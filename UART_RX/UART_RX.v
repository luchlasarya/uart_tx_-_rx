==> flow/design.v <==
module UART_RX
	(
		input sck,
		input rst_n,
		input RX,
		output reg [8 : 0] data_out
	);
	localparam 	WAIT = 0,
					RECEIVE = 1;
	reg state;
	reg next_state;
	reg [9 : 0] buffer;
	reg [9 : 0] next_buffer;
	reg [3 : 0] cnt;
	reg [3 : 0] next_cnt;
	always @(posedge sck or negedge rst_n)
		begin
			if (! rst_n)
				begin
					state <= WAIT;
					cnt <= 4'b0;
				end
			else
				begin
					state <= next_state;
					cnt <= next_cnt;
					buffer <= next_buffer;
				end
		end
	always @*
		begin
			next_state = state;
			case (state)
				WAIT : 		if (! RX) 				next_state = RECEIVE;
				RECEIVE : 	if (cnt == 4'b1010) 	next_state = WAIT;
			endcase
		end
	always @*
		begin
			next_cnt = cnt + 1;
			case (state)
				WAIT : 									next_cnt = 4'b0;
				RECEIVE : 	if (cnt == 4'b1010) 	next_cnt = 4'b0;
			endcase
		end
	always @*
		begin
			case (state)
				WAIT :		next_buffer = buffer;
				RECEIVE :  	next_buffer = {buffer[8 : 0], RX};
			endcase
		end
	always @ (posedge sck)
		begin
			if (cnt == 4'b1001) data_out <= buffer[8 : 1]; 
		end
endmodule  
* Reports on UART_RX
The steps from the RTL of UART_RX to its reports follow in flow order.
Line numbers count from 1 in the design file above.
Library cell names are shortened.
Not given: --
- Top :: UART_RX
- Clock port :: sck
- Cell library :: sky130hd
- Corner :: tt_025C_1v80

* Word level
Source: Yosys, flattened and elaborated, memories not mapped. Widths are those after wreduce. Registers that Yosys merges into a memory's read port (data or address) are not register bits. Print and check cells do not count. Equal cells are merged and count once.
- Register bits after elaboration :: 22
- Output and inout port bits :: 9
- Word-level cells :: 15
- $add $sub $neg :: 1
- Equality and inequality tests :: 2
- Muxes and demuxes :: 6
- Bitwise logic cells :: 1
- Reductions and logical operators :: 1
** Operators with widths (number)
- 9-bit 2-to-1 mux :: 1
- 4-bit equality test with constant B :: 2
- 4-bit case mux with 2-bit select :: 1
- 4-bit by 1-bit adder with 4-bit output with constant B :: 1
- 4-bit 2-to-1 mux :: 1
- 2-bit AND reduction :: 1
- 1-bit case mux with 2-bit select :: 1
- 1-bit 2-to-1 mux :: 2
- 1-bit NOT :: 1

* Logic depth
Longest topological path by Yosys (ltp), each cell counted once; first at word level (registers and memories cut), then after technology mapping (sequential cells cut; the memories' decode and read muxes count).
- Depth after elaboration :: 3
- ABC_AREA :: 0
- Depth in mapped cells :: 3
- Gate-level depth less buffers :: 3

* After synthesis
Source: synth_stat.txt of the flow (Yosys; design flattened, memories mapped). It holds for the ABC_AREA given above (unset counts as 0); a run with the other value may have another netlist.
** Cell types (number)
- edfxtp_1 :: 17
- dfrtp_1 :: 5
- and2_1 :: 2
- nor2b_1 :: 2
- o21ai_1 :: 2
- a41oi_1 :: 1
- and3b_1 :: 1
- nor2b_2 :: 1
- xnor2_1 :: 1
- a21boi_1 :: 1
- and3_2 :: 1
- buf_4 :: 1
- inv_1 :: 2
- nand2_1 :: 2
- o21a_1 :: 1
- a21oi_1 :: 1
- nor3_1 :: 1
- conb_1 :: 1
- nor2_1 :: 1
- Mapped cells :: 44
- Cell area after synthesis :: 768.2 sq um
- Sequential area :: 635.6 sq um
- Flip-flop cells :: 22

* Worst setup path after synthesis
OpenSTA on the mapped netlist: ideal clock, no wires. The path of least setup slack (recovery checks aside). Input and output delay are each 20% of the period. Register names are those of the netlist, which keeps one name where synthesis merged equal registers.
- Kind :: reg-to-reg
- Start point :: reg cnt[2]
- End point :: reg data_out[0]
- Clock period :: 1220 ps
- Data arrival time :: 844 ps
- Data required time :: 910 ps
- Slack :: 65 ps
- Delay of the path :: 1154 ps
- Stages :: 3
- Path buffers :: 0
- Period reached after synthesis :: 1155 ps
"delay of the path" = arrival - input delay + setup time.
"stages" counts driving pins, that of a launching flip-flop among them; a cell with two outputs on the path counts twice.
"period reached after synthesis" = period - worst setup slack (recovery checks aside). The figure is calculated, with input and output delays left at 20% of the set period.
The rows between start and end are the longest chain of elaborated cells between them; the timing report does not say that the signal goes this way. Where chains are equally long, one stands for them.
A line is the first line of the expression or statement that the cell stems from. Yosys adds cells for indexed reads and writes and turns some case tables into memories.
- Cell sequence :: dfrtp_1 nor2b_2 and3_2
- Length of the longest elaborated chain :: 1
- Elaborated cells on any way between the ends :: 1
- RTL lines with such cells :: 1
- Classes of those cells :: eq/ne: 1
** Ends and longest elaborated chain, after synthesis
- start, declared :: RTL line 14 : reg [3 : 0] cnt;
- start, assigned :: RTL line 21 : cnt <= 4'b0;
- start, assigned :: RTL line 26 : cnt <= next_cnt;
- 4-bit equality test :: RTL line 55 : if (cnt == 4'b1001) data_out <= buffer[8 : 1];
- end, assigned :: RTL line 55
- end, declared :: RTL line 6 : output reg [8 : 0] data_out

* Worst path after layout
From the final timing report of entry A: the path of least setup slack in the routed layout; clock arrival at registers is part of the times.
The path's times are printed in steps of 10 ps; the period is the one set.
- Kind :: reg-to-reg
- Start point :: reg cnt[2]
- End point :: reg data_out[2]
- Clock period :: 863 ps
- Data arrival time :: 1090 ps
- Data required time :: 870 ps
- Slack :: -210 ps
- Stages :: 3
- Path buffers :: 0
The rows between start and end are the longest chain of elaborated cells between them; the timing report does not say that the signal goes this way. Where chains are equally long, one stands for them.
- Cell sequence :: dfrtp_1 nor2b_2 and3_4
- Length of the longest elaborated chain :: 1
- Elaborated cells on any way between the ends :: 1
- RTL lines with such cells :: 1
- Classes of those cells :: eq/ne: 1
** Ends and longest elaborated chain, post-layout
- start, declared :: RTL line 14 : reg [3 : 0] cnt;
- start, assigned :: RTL line 21 : cnt <= 4'b0;
- start, assigned :: RTL line 26 : cnt <= next_cnt;
- 4-bit equality test :: RTL line 55 : if (cnt == 4'b1001) data_out <= buffer[8 : 1];
- end, assigned :: RTL line 55
- end, declared :: RTL line 6 : output reg [8 : 0] data_out

2 stored runs of UART_RX in the flow (synthesis by Yosys, layout by OpenROAD, sky130hd cells), in arbitrary order. Constraints: input delay and output delay 20% of the set period each, output load 0.01 pF.
By "reached clock period" is meant the clock period of the run minus its worst setup slack. This is arithmetic on one report: input and output delays are still those of the set period (20% each).
By "time of the worst setup path" is meant the share of the clock period that the worst setup path is allowed (20% is reserved at inputs, 20% at outputs), minus its slack. Clock arrival times at its registers enter into it.
"power" is the tool's figure for a default switching activity; nothing was simulated.
"time of the worst setup path" is known to 10 ps.

** Entry A
- Settings :: period_ns=0.863; CAP_MARGIN=20; CORE_MARGIN=2; CORE_UTILIZATION=40; SLEW_MARGIN=20
- Power :: 3304 µW
- Utilization in the final report :: 58.0%
- Total negative slack on setup checks :: -2960 ps
- Standard-cell area after layout :: 1023.5 sq um
- Reached clock period :: 1077 ps
- Area of the synthesized netlist :: 768.2 sq um
- Worst setup slack after layout :: -214 ps
- Overall die area :: 2287.2 sq um
- Time of the worst setup path :: 1080 ps
- Kind of the worst setup path :: reg-to-reg

** Entry B
- Settings :: period_ns=1.61; CORE_UTILIZATION=45; SETUP_SLACK_MARGIN=0.14; PLACE_DENSITY_LB_ADDON=0.21; CORE_ASPECT_RATIO=0.72; GPL_TIMING_DRIVEN=0; SLEW_MARGIN=10; MIN_ROUTING_LAYER=met1; MAX_ROUTING_LAYER=met4; CAP_MARGIN=20; CORE_MARGIN=2
- Worst setup slack after layout :: 231 ps
- Reached clock period :: 1379 ps
- Time of the worst setup path :: 1060 ps
- Kind of the worst setup path :: input-to-reg
- Total negative slack on setup checks :: 0 ps
- Overall die area :: 2058.3 sq um
- Area of the synthesized netlist :: 768.2 sq um
- Utilization in the final report :: 58.4%
- Power :: 1402 µW
- Standard-cell area after layout :: 920.9 sq um
